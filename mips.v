==> flow/design.v <==
module adder #(parameter WIDTH = 64) (input [WIDTH - 1 : 0] op1, op2, output [WIDTH - 1: 0] out);
    assign out = op1 + op2;
endmodule
module alu ( input [63:0] in1, in2, input [2:0] ALUControl,
             output reg [63:0] out, output reg zero
            );
    assign zero = ~|out;
    always @(*) begin
        if (ALUControl == 3'b010) begin
            out <= in1 + in2;
        end
        else begin
            out <= in1 - in2;
        end
    end
endmodule
module alu_decoder(input [5:0] func, input [1:0] ALUOp, output reg [2:0] ALUControl);
    always @(*) begin
        if (ALUOp == 2'b00) begin
            ALUControl = 3'b010;
        end
        else if (ALUOp == 2'b01) begin
            ALUControl = 3'b110;
        end
        else begin
            if (func == 6'b100000) begin
                ALUControl = 3'b010;
            end
            else 
                ALUControl = 3'b110;
        end
    end
endmodule
module controller(input [5:0] op, func, 
                    input zero, 
                    output MemtoReg, MemWrite, ALUSrc, PCSrc, RegDst, RegWrite,
                    output [2:0] ALUControl
                );
        wire branch;
        wire [1:0] ALUOp;
    main_decoder md(.op(op), .MemtoReg(MemtoReg), .MemWrite(MemWrite), .ALUSrc(ALUSrc), .branch(branch), .RegDst(RegDst), .RegWrite(RegWrite), .ALUOp(ALUOp));
    alu_decoder ad(.func(func), .ALUOp(ALUOp), .ALUControl(ALUControl));
    assign PCSrc = branch & zero;        
endmodule
module datapath(input clk, reset,
                input MemtoReg, PCSrc, ALUSrc, RegDst, RegWrite, 
                input [2:0] ALUControl,
                input [63:0] readdata,
                input [31:0] instr,
                output zero,
                output [63:0] pc,
                output [63:0] aluout, writedata 
                );
    wire [4:0] wa3;
    wire [63:0] rd1, rd2, wd3;
    mux2 #(5) muxwa3(instr[20:16], instr[15:11], RegDst, wa3);
    mux2 #(64) muxwd3(aluout, readdata, MemtoReg, wd3);
    regfile rf(.clk(clk), .we3(RegWrite), .ra1(instr[25:21]), .ra2(instr[20:16]), .wa3(wa3), .wd3(wd3), .rd1(rd1), .rd2(writedata));
    wire [63:0] extended_immediate;
    sign_extend se(.in(instr[15:0]), .out(extended_immediate));
    wire [63:0] shifted_immediate;
    sl2 sl(.in(extended_immediate), .out(shifted_immediate));
    wire [63:0] pcplus4, nextpc, nextbr;
    adder #(64) ad1(pc, 64'b100, pcplus4);
    adder #(64) ad2(pcplus4, shifted_immediate, nextbr);
    mux2 #(64) mux_nextpc(pcplus4, nextbr, PCSrc, nextpc);
    set_pc sp(clk, reset, nextpc, pc);
    wire [63:0] SrcB; 
    mux2 #(64) mux_aluop(writedata, extended_immediate, ALUSrc, SrcB);
    alu alu_inst(.in1(rd1), .in2(SrcB), .ALUControl(ALUControl), .out(aluout), .zero(zero));
endmodule
module set_pc(input clk, reset, input [63:0] nextpc, output reg [63:0] pc);
    always @(posedge clk) begin
        if (reset) begin
            pc <= 64'b0;
        end
        else
            pc = nextpc;
    end
endmodule
module main_decoder(input [5:0] op, 
                    output MemtoReg, MemWrite, ALUSrc, branch, RegDst, RegWrite,
                    output [1:0] ALUOp
                    );
    reg [7:0] control_sig;
    assign {MemtoReg, MemWrite, ALUSrc, branch, RegDst, RegWrite, ALUOp} = control_sig;
    always @(*) begin
    case (op) 
        6'b000000:  control_sig <= 8'b00001110;
        6'b001000:  control_sig <= 8'b00100100;
        6'b000100:  control_sig <= 8'b00010001;
        6'b100011:  control_sig <= 8'b10100100;
        6'b101011:  control_sig <= 8'b01100000;
        default:   control_sig <=  8'bxxxxxxxx;
    endcase
    end
endmodule
module mips(input clk, reset, 
            output [63:0] pc,
            input [31:0] instr,
            output MemWrite,
            output [63:0] aluout, writedata,
            input [63:0] readdata
            );
        wire zero, MemtoReg, ALUSrc, PCSrc, RegDst, RegWrite;
        wire [2:0] ALUControl;
        controller c(.op(instr[31:26]), .func(instr[5:0]), .zero(zero), .MemtoReg(MemtoReg), .MemWrite(MemWrite), .ALUSrc(ALUSrc),
        .PCSrc(PCSrc), .RegDst(RegDst), .RegWrite(RegWrite), .ALUControl(ALUControl));
        datapath d(clk, reset, MemtoReg, PCSrc, ALUSrc, RegDst, RegWrite, ALUControl, readdata, instr, zero, pc, aluout, writedata);
endmodule
module mux2 #(parameter WIDTH = 8) (input [WIDTH - 1 : 0] in1, in2,
                                input sel,
                                output [WIDTH - 1 : 0] out  
                    );
    assign out = (sel) ? in2 : in1;
endmodule
module regfile(input clk, we3, 
               input [4:0] ra1, ra2, wa3,
               input [63:0] wd3, 
               output [63:0] rd1, rd2
                );
    reg [63:0] REG [31:0];
    always @(posedge clk) begin
        if (we3) begin
            REG[wa3] <= wd3;
        end
    end
    assign rd1 = (ra1 != 0) ? REG[ra1]: 0;
    assign rd2 = (ra2 != 0) ? REG[ra2]: 0;
endmodule
module sign_extend(input [15:0] in, output [63:0] out);
    assign out = {{48{in[15]}}, in};
endmodule
module sl2(input [63:0] in, output [63:0] out);
    assign out = (in << 2);
endmodule
# Tool chain data of mips
# What the tools print for mips, step after step.
# Line numbers count from 1 in the design file above.
# Operators carry their Yosys type and port widths (W data, S select, Z words).
# Library cell names are shortened.
# A cell with n/a has no value.
# inputs
top_module,mips
clock_port,clk
library,sky130hd
pvt_corner,tt_025C_1v80

# Word-level counts
# Counts by Yosys on the flattened word-level netlist (proc, flatten, opt, wreduce; memories kept). Register bits leave out memories and registers merged into their read ports (data or address); mux counts leave out enables and synchronous resets folded into registers. Print and check cells are left out. Cells with the same type and inputs are merged into one.
# Memory sizes are those after Yosys's memory passes, which may raise the word count (mostly to a power of two), join words into wider ones and drop unused or constant bits.
# word_totals
regBits,64
input_bits,98
memories,1
elab_cells,34
output_inout_bits,193
mem_bits_rw,2048
# mem_list
name,words,word_bits,read_ports,write_ports,line,text
d.rf.REG,32,64,2,1,122,reg [63:0] REG [31:0];
# op_classes
add_sub_neg,4
logic,1
n_reduce_logical,6
equal,7
n_mux,14
# ops
op,count
$mux W64,7
$add A64 B64 Y64,2
$add A64 B3 Y64 const B,1
$sub A64 B64 Y64,1
$reduce_or A64 Y1,1
$pmux W8 S5,1
$eq A6 B6 Y1 const B,3
$reduce_bool A5 Y1,2
$mux W5,2
$mux W3,3
$eq A6 B3 Y1 const B,1
$eq A6 B4 Y1 const B,1
$logic_not A6 Y1,1
$eq A3 B2 Y1 const B,1
$eq A2 B1 Y1 const B,1
$logic_not A2 Y1,1
$and A1 B1 Y1,1
$logic_not A1 Y1,1
$mux W1,1

# Depth
# Longest topological path by Yosys (ltp), each cell counted once; first at word level (registers and memories cut), then after technology mapping (sequential cells cut; the memories' decode and read muxes count).
# depth
word_depth,11
abc_area,0
ltp_mapped,37
mapped_depth_nobuf,27

# Netlist
# The flow's flattened synthesis, as Yosys stat reports it; memories are mapped. The netlist is that of the ABC_AREA named above (0 if unset); the other value can give another one.
# Totals and module areas in this step are rounded.
# types
type,count,area_total_um2
edfxtp_1,2048,6.15E+04
mux4_2,746,1.68E+04
mux2i_1,670,6.71E+03
a22oi_1,230,1.73E+03
ha_1,126,1.58E+03
nand2_1,416,1.56E+03
a21oi_1,275,1376.32
nor2_1,352,1.32E+03
dfxtp_1,62,1241.19
mux2_2,107,1.2E+03
clkbuf_1,316,1.19E+03
xnor2_1,132,1.16E+03
xor2_1,89,779.498
nand3_1,154,770.739
o21ai_0,150,750.72
a221oi_1,79,691.914
mux2_1,49,551.779
and2_1,84,525.504
# Not listed: further types 72, cells in them 1171.
# synth_totals
n_buf,531
sequential_area_mm2,0.06274
mapped_cells,7256
synth_area_mm2,0.1094
ff_cells,2110
# By module: a second synthesis without flattening, with its own total; a netlist apart from the flattened one above.
# unflattened
hier_cells,7217
hier_area_mm2,0.1144
# Each row is one instance without its submodules.
# by_module
module,seq_area_mm2,n_inst,cells,area_mm2
regfile,0.0615,1,4664,0.0944
adder (WIDTH=64),0,2,579,0.003902
alu,0,1,887,0.005808
mux2 (WIDTH=64),0,3,71,0.001077
set_pc,0.001281,1,135,0.001918
sl2,0,1,65,0.0004842
sign_extend,0,1,64,0.0004805
main_decoder,0,1,15,0.0001101
mux2 (WIDTH=5),0,1,5,0.0000563
alu_decoder,0,1,8,0.0000513
datapath,0,1,2,0.0000075
controller,0,1,1,0.0000063
mips,0,1,0,0

# Timing after synthesis
# Path of least setup slack by OpenSTA after synthesis, without wires, with an ideal clock, recovery checks aside; 20% of the period is set as input and as output delay. Where synthesis merged equal registers, the netlist keeps one of their names.
# synth_timing
path_kind,input port to output port
start,input instr[17]
end,output aluout[63]
in_delay_ns,3.700
path_slack_ns,4.798
output_delay_ns,3.700
delay_ns,6.302
path_stages,29
arrival_ns,10.002
n_path_buf,7
t_first_pin_ns,3.700
required_ns,14.800
tclk_ns,18.5
period_less_setup_slack_ns,13.702
# "delay_ns" = arrival - input delay + setup time.
# A path that ends at an output port has no setup time.
# "path_stages": output pins that drive a net of the path, with the launching flip-flop's if there is one; two outputs of one cell count as two.
# "period_less_setup_slack_ns" = period - worst setup slack (recovery checks aside). The figure is calculated, with input and output delays left at 20% of the set period.
# The rows between start and end are the longest chain of elaborated cells between them; the timing report does not say that the signal goes this way. Where chains are equally long, one stands for them.
# Each line given opens the expression or statement behind the cell; cells for indexed reads and writes are added by Yosys, which also makes memories of some case tables.
# A memory read counts as a cell of the chain, while the word-level depth stops at memories.
# synth_via
cell_sequence,buf_2 buf_2 buf_2 buf_2 buf_1 buf_1 mux4_2 nand2_1 a21oi_1 o21a_1 mux2i_1 ha_1 and3_1 nand3_1 nor4_1 nand4_1 nor3_1 nor2_1 xnor2_1 ha_1 clkbuf_1 nand2_1 or3_1 o211a_1 o21a_1 o21ai_0 o22ai_1 xnor2_1 xnor2_1
elab_chain_len,5
cone_cells,7
lines_between,6
classes_between,add/sub (2); mux (3); reduce/logical (1); memory (1)
# synth_lines
element,line,text
"start, declared",100,"input [31:0] instr,"
$mem_v2 Z32 W64,122,reg [63:0] REG [31:0];
$mux W64,129,assign rd2 = (ra2 != 0) ? REG[ra2]: 0;
$mux W64,115,assign out = (sel) ? in2 : in1;
$sub A64 B64 Y64,13,out <= in1 - in2;
$mux W64,9,if (ALUControl == 3'b010) begin
"end, declared",102,"output [63:0] aluout, writedata,"
# Some nets on the timed path still bear RTL names; the line given drives or declares the net.
# synth_named_nets
net,line
writedata[1],129

# Path in the finished layout
# Path of least setup slack in the final report of run 1 (OpenROAD, finished layout, wires in). Where an end is a register, its clock arrival counts in the times.
# layout_timing
path_kind,input port to output port
start,input instr[17]
end,output aluout[56]
in_delay_ns,2.88
output_delay_ns,2.88
t_first_pin_ns,2.88
path_slack_ns,-0.08
required_ns,11.52
arrival_ns,11.60
tclk_ns,14.4
n_path_buf,6
path_stages,26
# The rows between start and end are the longest chain of elaborated cells between them; the timing report does not say that the signal goes this way. Where chains are equally long, one stands for them.
# A memory read counts as a cell of the chain, while the word-level depth stops at memories.
# layout_via
cell_sequence,buf_8 nor2b_4 buf_12 buf_12 a22oi_1 a31o_1 o21ai_0 buf_4 a21boi_1 buf_4 nand4_1 or3b_2 nor3_1 nand3_1 nor3_1 nor3_1 a211o_1 ha_1 nand2_1 nor2_1 nand2_1 nor3_1 and4_1 nor3_1 nor3_1 clkdlybuf4s50_1
elab_chain_len,5
cone_cells,7
lines_between,6
classes_between,add/sub (2); mux (3); reduce/logical (1); memory (1)
# layout_lines
element,line,text
"start, declared",100,"input [31:0] instr,"
$mem_v2 Z32 W64,122,reg [63:0] REG [31:0];
$mux W64,129,assign rd2 = (ra2 != 0) ? REG[ra2]: 0;
$mux W64,115,assign out = (sel) ? in2 : in1;
$sub A64 B64 Y64,13,out <= in1 - in2;
$mux W64,9,if (ALUControl == 3'b010) begin
"end, declared",102,"output [63:0] aluout, writedata,"

--- measured runs ---
Settings and measured results of 2 stored flow runs for module mips (sky130hd), not sorted in any way. The constraints put input and output delay at 20% of the set period each and load the outputs with 0.01 pF.
By "clock_period_reached_ns" is meant the clock period of the run minus its worst setup slack. This is arithmetic on one report: input and output delays are still those of the set period (20% each).
"critical_path_time_ns" = time allowed to the worst setup path (clock period - input delay - output delay, where it has them) - its slack; a late launch clock adds to it, a late capture clock takes from it.
"fin_power_mw" rests on the timing tool's default activity at the inputs, not on a simulated workload.
Values from the reports are rounded here.

Run 1, flow files:
==> flow/run.sh <==
#!/bin/bash
# the make line also repeats the synthesis and layout settings of config.mk as NAME=value (left out here)
make -C /OpenROAD-flow-scripts/flow DESIGN_CONFIG=/design/flow/config.mk WORK_HOME=/design/flow/orfs CLKGATE_MAP_FILE= finish
==> flow/config.mk <==
export PLATFORM = sky130hd
export DESIGN_NAME = mips
export DESIGN_NICKNAME = mips
export VERILOG_FILES = /design/flow/design.v
export SDC_FILE = /design/flow/constraint.sdc
export NUM_CORES = 4
export LEC_CHECK = 0
export CAP_MARGIN = 30
export CELL_PAD_IN_SITES_GLOBAL_PLACEMENT = 1
export CORE_ASPECT_RATIO = 1.37
export CORE_MARGIN = 4
export CORE_UTILIZATION = 30
export GPL_ROUTABILITY_DRIVEN = 0
export MAX_ROUTING_LAYER = met5
export MIN_ROUTING_LAYER = met2
export PLACE_DENSITY_LB_ADDON = 0.17
export SETUP_SLACK_MARGIN = -0.45
export SLEW_MARGIN = 20
==> flow/constraint.sdc <==
create_clock -name core_clock -period 14.4 [get_ports {clk}]
set_input_delay 2.8800 -clock core_clock [delete_from_list [all_inputs] [get_ports {clk}]]
set_output_delay 2.8800 -clock core_clock [all_outputs]
set_load 0.01 [all_outputs]

==> results of run 1, as CSV <==
result,value
synthArea_mm2,0.1094
final_die_area_mm2,0.3744
final_cell_area_mm2,0.1278
finish.utilization_pct,35.2
timing.setup.ws_ns,-0.079
setup_tns_ns,-0.185
fin_hold_ws_ns,0.642
fin_power_mw,19.52
clock_period_reached_ns,14.479
critical_path_time_ns,8.72
timing.worst_path_kind,"input port to output port"

Run 2, flow files:
==> flow/run.sh <==
#!/bin/bash
# the make line also repeats the synthesis and layout settings of config.mk as NAME=value (left out here)
make -C /OpenROAD-flow-scripts/flow DESIGN_CONFIG=/design/flow/config.mk WORK_HOME=/design/flow/orfs CLKGATE_MAP_FILE= finish
==> flow/config.mk <==
export PLATFORM = sky130hd
export DESIGN_NAME = mips
export DESIGN_NICKNAME = mips
export VERILOG_FILES = /design/flow/design.v
export SDC_FILE = /design/flow/constraint.sdc
export NUM_CORES = 4
export LEC_CHECK = 0
export CAP_MARGIN = 20
export CORE_MARGIN = 4
export CORE_UTILIZATION = 22
export CTS_CLUSTER_DIAMETER = 194
export CTS_CLUSTER_SIZE = 36
export PLACE_DENSITY_LB_ADDON = 0.15
export SETUP_SLACK_MARGIN = 0.29
export SLEW_MARGIN = 20
export TNS_END_PERCENT = 90
==> flow/constraint.sdc <==
create_clock -name core_clock -period 7.17 [get_ports {clk}]
set_input_delay 1.4340 -clock core_clock [delete_from_list [all_inputs] [get_ports {clk}]]
set_output_delay 1.4340 -clock core_clock [all_outputs]
set_load 0.01 [all_outputs]

==> results of run 2, as CSV <==
result,value
synthArea_mm2,0.1094
final_die_area_mm2,0.5084
final_cell_area_mm2,0.1426
finish.utilization_pct,28.8
timing.setup.ws_ns,-1.751
setup_tns_ns,-168.2
fin_hold_ws_ns,0.702
fin_power_mw,37.66
clock_period_reached_ns,8.921
critical_path_time_ns,6.05
timing.worst_path_kind,"input port to output port"
--- end ---
